==> flow/design.v <==
package light_package;
typedef enum logic[1:0] {red,yellow,green} colors;
endpackage
module alarm(
  input[6:0]   tmin,
               amin,
			   thrs,
			   ahrs,
  input en,						 
  output logic buzz
);
  always_comb
    buzz = tmin==amin && thrs==ahrs && en;
endmodule
module ct_mod_N #(parameter N=60)(
  input clk, rst, 
        en,			  
  output logic[6:0] ct_out,
  output logic      z);
  always_ff @(posedge clk)	 begin :clk_loop
    if(rst)	begin :reset_loop
	  ct_out <= 0;
	end			  :reset_loop
	else if(en)	begin
	  ct_out <= (ct_out+1)%N;	   
    end
  end	  :clk_loop
  always_comb begin z = ct_out==(N-1); end   
endmodule
module lcd_int(
  input[6:0] bin_in,
  output logic [6:0] Segment1,
                     Segment0);
  logic[3:0] bin0;
  assign bin0 = bin_in % 10;   
  logic[3:0] bin1;
  assign bin1 = bin_in/10;
  always_comb case(bin0) 
    4'b0000 : Segment0 = 7'h7E;
    4'b0001 : Segment0 = 7'h30;
    4'b0010 : Segment0 = 7'h6D;				  
    4'b0011 : Segment0 = 7'h79;				  
    4'b0100 : Segment0 = 7'h33;          	  
    4'b0101 : Segment0 = 7'h5B;
    4'b0110 : Segment0 = 7'h5F;
    4'b0111 : Segment0 = 7'h70;
    4'b1000 : Segment0 = 7'h7F;
    4'b1001 : Segment0 = 7'h7B;
	default : Segment0 = 7'h00;
  endcase
    always_comb case(bin1) 
    4'b0000 : Segment1 = 7'h7E;
    4'b0001 : Segment1 = 7'h30;
    4'b0010 : Segment1 = 7'h6D;
    4'b0011 : Segment1 = 7'h79;
    4'b0100 : Segment1 = 7'h33;          
    4'b0101 : Segment1 = 7'h5B;
    4'b0110 : Segment1 = 7'h5F;
    4'b0111 : Segment1 = 7'h70;
    4'b1000 : Segment1 = 7'h7F;
    4'b1001 : Segment1 = 7'h7B;
	default : Segment1 = 7'h00;
  endcase
endmodule
module struct_diag #(parameter NS=60, NH=24)(
  input Reset,
        Timeset, 	   
        Alarmset,	   
		Minadv,
		Hrsadv,
		Alarmon,
		Pulse,		   
  output [6:0] S1disp, S0disp, 	    
               M1disp, M0disp, 
               H1disp, H0disp,
  output logic Buzz);	            
  logic[6:0] TSec, TMin, THrs,      
             AMin, AHrs;		    
  logic[6:0] Min, Hrs;
  logic Szero, Mzero, Hzero, 	    
        TMen, THen, AMen, AHen; 
always_comb begin
TMen = Szero || (Timeset&&Minadv);
THen = (Mzero&&Szero) || (Timeset&&Hrsadv);
AMen = Minadv && Alarmset;
AHen = Hrsadv && Alarmset;
end
  ct_mod_N #(.N(NS)) Sct(
    .clk(Pulse), .rst(Reset), .en(!Timeset), 
    .ct_out(TSec), .z(Szero)
    );
  ct_mod_N #(.N(NS)) Mct(
    .clk(Pulse), .rst(Reset), .en(TMen), .ct_out(TMin), .z(Mzero)
    );
  ct_mod_N #(.N(NH)) Hct(
	.clk(Pulse), .rst(Reset), .en(THen), .ct_out(THrs), .z(Hzero)
    );
  ct_mod_N #(.N(NS)) Mreg(
    .clk(Pulse), .rst(Reset), .en(AMen), 
    .ct_out(AMin), .z()
    ); 
  ct_mod_N #(.N(NH)) Hreg(
    .clk(Pulse), .rst(Reset), .en(AHen), .ct_out(AHrs), .z()
    ); 
  lcd_int Sdisp(
    .bin_in    (TSec)  ,
	.Segment1  (S1disp),
	.Segment0  (S0disp)
	);
  lcd_int Mdisp(
    .bin_in    (Alarmset?AMin:TMin),
	.Segment1  (M1disp),
	.Segment0  (M0disp)
	);
  lcd_int Hdisp(
    .bin_in    (Alarmset?AHrs:THrs),
	.Segment1  (H1disp),
	.Segment0  (H0disp)
	);
  alarm a1(
    .tmin(TMin), .amin(AMin), .thrs(THrs), .ahrs(AHrs), .en(Alarmon), .buzz(Buzz)
	);
endmodule
-- Reports on struct_diag
Tool output for the design above, in the order of the flow.
Line numbers count from 1 in the design file above.
The mark n/a stands for no value.
- top: struct_diag
- clock: Pulse
- library: sky130hd
- corner: tt_025C_1v80

-- After elaboration
Source: Yosys, flattened and elaborated, memories not mapped. Widths are those after wreduce; folded enables and synchronous resets count as part of the registers. Registers that Yosys merges into a memory's read port (data or address) are not register bits. Print and check cells do not count. Equal cells are merged and count once.
Memory sizes are those after Yosys's memory passes, which may raise the word count (mostly to a power of two), join words into wider ones and drop unused or constant bits.
- bits in registers at 35
- ROM bits: 672
- memories kept: 6
- noted input bits: 7
- output and inout port bits: 43
- elaborated cells: 42
- memory list (name ; depth ; width ; read ports ; write ports ; line ; text):
    (no name shown) ; 16 ; 7 ; 1 ; 0 ; 51 ; always_comb case(bin1)
    (no name shown) ; 16 ; 7 ; 1 ; 0 ; 38 ; always_comb case(bin0)
    (no name shown) ; 16 ; 7 ; 1 ; 0 ; 51 ;
    (no name shown) ; 16 ; 7 ; 1 ; 0 ; 38 ;
    (no name shown) ; 16 ; 7 ; 1 ; 0 ; 51 ;
    (no name shown) ; 16 ; 7 ; 1 ; 0 ; 38 ;
- $add $sub $neg at 5
- div/mod/pow operators at 11
- eq/ne operators: 4
- noted multiplexer cells: 2
- reduce/logical cells: 9
- operator list (kind ; number):
    32-bit by 6-bit remainder unit with 32-bit output (second input constant) ; 3
    7-bit by 4-bit divider with 32-bit output (second input constant) ; 3
    7-bit by 4-bit remainder unit with 32-bit output (second input constant) ; 3
    32-bit by 5-bit remainder unit with 32-bit output (second input constant) ; 2
    7-bit by 1-bit adder with 8-bit output (second input constant) ; 5
    7-bit by 6-bit == test with 1-bit output (second input constant) ; 2
    7-bit == test ; 2
    7-bit two-way mux ; 2
    1-bit logical AND ; 7
    1-bit logical OR ; 2

-- Logic depth
Depth = most cells in a row (Yosys ltp): at word level without a register or memory, in the mapped netlist without a sequential cell, where the memories' decode and read muxes count.
- depth in word-level cells: 3
- noted ABC_AREA: 0
- gate-level depth with buffers at 19

-- Netlist
The flow's flattened synthesis, as Yosys stat reports it; memories are mapped. The netlist is that of the ABC_AREA named above (0 if unset); the other value can give another one.
- cell count: 828
- mapped area at 5891.9 um^2
- sequential area: 700.7 um^2
- flip-flop cells: 35
- cell types (cell ; number ; total area (um^2)):
    sky130_fd_sc_hd__dfxtp_1 ; 35 ; 700.672
    sky130_fd_sc_hd__ha_1 ; 56 ; 700.672
    sky130_fd_sc_hd__xnor2_1 ; 43 ; 376.611
    sky130_fd_sc_hd__mux2i_1 ; 32 ; 320.307
    sky130_fd_sc_hd__nor2_1 ; 84 ; 315.302
    sky130_fd_sc_hd__a21oi_1 ; 59 ; 295.283
    sky130_fd_sc_hd__nand2_1 ; 73 ; 274.013
    sky130_fd_sc_hd__o21ai_0 ; 53 ; 265.254
    sky130_fd_sc_hd__nand3_1 ; 34 ; 170.163
    sky130_fd_sc_hd__xor2_1 ; 18 ; 157.651
    sky130_fd_sc_hd__clkbuf_1 ; 36 ; 135.13
    sky130_fd_sc_hd__inv_1 ; 33 ; 123.869
    sky130_fd_sc_hd__nand2b_1 ; 18 ; 112.608
    sky130_fd_sc_hd__a31oi_1 ; 15 ; 93.84
    sky130_fd_sc_hd__a211oi_1 ; 12 ; 90.086
    sky130_fd_sc_hd__mux2_2 ; 8 ; 90.086
    sky130_fd_sc_hd__o22ai_1 ; 14 ; 87.584
    sky130_fd_sc_hd__nor3_1 ; 17 ; 85.082
Not listed: further types 63, cells in them 188.
The figures by module come from a second, unflattened synthesis with its own total; it is not the netlist above.
- cell total of the unflattened synthesis at 909
- area (unflattened synthesis) at 6741.5 um^2
Each row is one instance without its submodules.
- by module (module ; instances ; cells ; area (um^2)):
    lcd_int ; 3 ; 140 ; 954.7
    ct_mod_N #(N=60) ; 3 ; 95 ; 732.0
    ct_mod_N #(N=24) ; 2 ; 82 ; 634.4
    struct_diag ; 1 ; 21 ; 254.0
    alarm ; 1 ; 19 ; 158.9

-- Path before layout
Path of least setup slack by OpenSTA after synthesis, without wires, with an ideal clock, recovery checks aside; 20% of the period is set as input and as output delay. Where synthesis merged equal registers, the netlist keeps one of their names.
- kind: in2out
- start point: input Alarmset
- end point: output M0disp[3]
- noted period: 7.99 ns
- output delay at 1.598 ns
- arrival time at 5.641 ns
- required time at 6.392 ns
- setup slack: 0.751 ns
- path delay: 4.043 ns
- noted driving pins on the path: 17
- noted buffers on the path: 5
- noted synthesis period reached: 7.239 ns
"path delay" = arrival - input delay + setup time.
A path that ends at an output port has no setup time.
"driving pins on the path": output pins that drive a net of the path, with the launching flip-flop's if there is one; two outputs of one cell count as two.
"synthesis period reached" is the clock period less the worst setup slack; recovery checks do not enter. This is arithmetic on one report: input and output delays are still those of the set period (20% each).
Between the ends stands the longest chain of elaborated cells between them, by number of cells; it is not shown to be the way that was timed. Of several equally long chains one is given.
Each line given opens the expression or statement behind the cell; cells for indexed reads and writes are added by Yosys, which also makes memories of some case tables.
The chain passes a memory read, where the word-level depth is cut; so it can be longer than that depth.
- path through: sky130_fd_sc_hd__buf_4 -> sky130_fd_sc_hd__buf_4 -> sky130_fd_sc_hd__clkbuf_1 -> sky130_fd_sc_hd__buf_1 -> sky130_fd_sc_hd__a21oi_1 -> sky130_fd_sc_hd__ha_1 -> sky130_fd_sc_hd__a211oi_1 -> sky130_fd_sc_hd__a21o_1 -> sky130_fd_sc_hd__a222oi_1 -> sky130_fd_sc_hd__o311ai_4 -> sky130_fd_sc_hd__xnor2_1 -> sky130_fd_sc_hd__ha_1 -> sky130_fd_sc_hd__nor3b_1 -> sky130_fd_sc_hd__a211o_1 -> sky130_fd_sc_hd__buf_2 -> sky130_fd_sc_hd__mux2_2 -> sky130_fd_sc_hd__o22ai_1
- cells in the longest elaborated chain at 3
- noted elaborated cells on any way between the ends: 3
- source lines of those cells at 3
- those cells by class: 1 x div; 1 x mux; 1 x memory
- RTL lines, path post-synthesis (element ; line ; text):
    start: declaration ; 68 ; Alarmset,
    7-bit two-way mux ; 111 ; .bin_in    (Alarmset?AMin:TMin),
    7-bit by 4-bit remainder unit with 32-bit output ; 35 ; assign bin0 = bin_in % 10;
    memory read 16 x 7 bit ; 38 ; always_comb case(bin0)
    end: declaration ; 74 ; M1disp, M0disp,

-- Worst path after layout
From the final timing report of record 1: the path of least setup slack in the routed layout; clock arrival at registers is part of the times.
- kind: in2out
- start point: input Alarmset
- end point: output M0disp[3]
- noted period: 8.09 ns
- output delay at 1.62 ns
- arrival time at 5.96 ns
- required time at 6.47 ns
- setup slack: 0.51 ns
- noted driving pins on the path: 17
- noted buffers on the path: 2
Between the ends stands the longest chain of elaborated cells between them, by number of cells; it is not shown to be the way that was timed. Of several equally long chains one is given.
The chain passes a memory read, where the word-level depth is cut; so it can be longer than that depth.
- path through: sky130_fd_sc_hd__clkbuf_4 -> sky130_fd_sc_hd__mux2i_1 -> sky130_fd_sc_hd__inv_2 -> sky130_fd_sc_hd__ha_1 -> sky130_fd_sc_hd__nor3b_1 -> sky130_fd_sc_hd__o21ai_0 -> sky130_fd_sc_hd__a222oi_1 -> sky130_fd_sc_hd__o211a_2 -> sky130_fd_sc_hd__a221o_1 -> sky130_fd_sc_hd__o2111a_1 -> sky130_fd_sc_hd__o2111ai_4 -> sky130_fd_sc_hd__xnor2_4 -> sky130_fd_sc_hd__inv_1 -> sky130_fd_sc_hd__ha_1 -> sky130_fd_sc_hd__mux2_2 -> sky130_fd_sc_hd__o22ai_1 -> sky130_fd_sc_hd__clkdlybuf4s50_1
- cells in the longest elaborated chain at 3
- noted elaborated cells on any way between the ends: 3
- source lines of those cells at 3
- those cells by class: 1 x div; 1 x mux; 1 x memory
- RTL lines, path post-layout (element ; line ; text):
    start: declaration ; 68 ; Alarmset,
    7-bit two-way mux ; 111 ; .bin_in    (Alarmset?AMin:TMin),
    7-bit by 4-bit remainder unit with 32-bit output ; 35 ; assign bin0 = bin_in % 10;
    memory read 16 x 7 bit ; 38 ; always_comb case(bin0)
    end: declaration ; 74 ; M1disp, M0disp,

Add stored flow runs of struct_diag

Measured results for struct_diag: 2 stored runs of the Yosys and OpenROAD flow on sky130hd. The settings differ; the order carries no meaning. The constraints put input and output delay at 20% of the set period each and load the outputs with 0.01 pF.
"achieved clock period": clock period set for the run, less the worst setup slack. It is reckoned from that one timing run; input and output delays stay at 20% of the period that was set.
"allowed time less slack (worst setup path)" is the time allowed to the run's worst setup path (the clock period less input and output delay, where it has them) less its slack. Clock arrival times count: a late capture clock shortens it, a late launch clock lengthens it.
"power consumption": no workload was simulated; the value follows from the tool's default switching activity.

Record 1

==> flow/run.sh <==
#!/bin/bash
# the make line also repeats the synthesis and layout settings of config.mk as NAME=value (left out here)
make -C /OpenROAD-flow-scripts/flow DESIGN_CONFIG=/design/flow/config.mk WORK_HOME=/design/flow/orfs CLKGATE_MAP_FILE= finish
==> flow/config.mk <==
export PLATFORM = sky130hd
export DESIGN_NAME = struct_diag
export DESIGN_NICKNAME = struct_diag
export VERILOG_FILES = /design/flow/design.v
export SDC_FILE = /design/flow/constraint.sdc
export NUM_CORES = 4
export LEC_CHECK = 0
export CAP_MARGIN = 20
export CORE_MARGIN = 2
export CORE_UTILIZATION = 40
export SETUP_SLACK_MARGIN = 0.16
export SLEW_MARGIN = 20
==> flow/constraint.sdc <==
create_clock -name core_clock -period 8.09 [get_ports {Pulse}]
set_input_delay 1.6180 -clock core_clock [delete_from_list [all_inputs] [get_ports {Pulse}]]
set_output_delay 1.6180 -clock core_clock [all_outputs]
set_load 0.01 [all_outputs]

Measured in record 1:
- noted the final setup TNS: 0.000 ns
- setup slack of the worst path at 0.508 ns
- noted the area of the standard cells in the finished layout: 6772.8 um^2
- noted the power consumption: 633.2 uW
- achieved clock period at 7.582 ns
- die footprint at 15716.4 um^2
- noted the utilization after layout: 0.468
- allowed time less slack (worst setup path) at 4.35 ns
- critical path kind: in2out
- synthesis area at 5891.9 um^2
- noted the worst hold slack: 0.562 ns

Record 2

==> flow/run.sh <==
#!/bin/bash
# the make line also repeats the synthesis and layout settings of config.mk as NAME=value (left out here)
make -C /OpenROAD-flow-scripts/flow DESIGN_CONFIG=/design/flow/config.mk WORK_HOME=/design/flow/orfs CLKGATE_MAP_FILE= finish
==> flow/config.mk <==
export PLATFORM = sky130hd
export DESIGN_NAME = struct_diag
export DESIGN_NICKNAME = struct_diag
export VERILOG_FILES = /design/flow/design.v
export SDC_FILE = /design/flow/constraint.sdc
export NUM_CORES = 4
export LEC_CHECK = 0
export CAP_MARGIN = 20
export CORE_MARGIN = 2
export CORE_UTILIZATION = 17
export CTS_CLUSTER_DIAMETER = 44
export CTS_CLUSTER_SIZE = 58
export MAX_ROUTING_LAYER = met5
export MIN_ROUTING_LAYER = met2
export PLACE_DENSITY = 0.72
export SLEW_MARGIN = 40
==> flow/constraint.sdc <==
create_clock -name core_clock -period 11.8 [get_ports {Pulse}]
set_input_delay 2.3600 -clock core_clock [delete_from_list [all_inputs] [get_ports {Pulse}]]
set_output_delay 2.3600 -clock core_clock [all_outputs]
set_load 0.01 [all_outputs]

Measured in record 2:
- noted the final setup TNS: 0.000 ns
- setup slack of the worst path at 1.955 ns
- noted the area of the standard cells in the finished layout: 6961.7 um^2
- noted the power consumption: 433.8 uW
- achieved clock period at 9.845 ns
- die footprint at 36162.7 um^2
- noted the utilization after layout: 0.203
- allowed time less slack (worst setup path) at 5.12 ns
- critical path kind: in2out
- synthesis area at 5891.9 um^2
- noted the worst hold slack: 0.575 ns
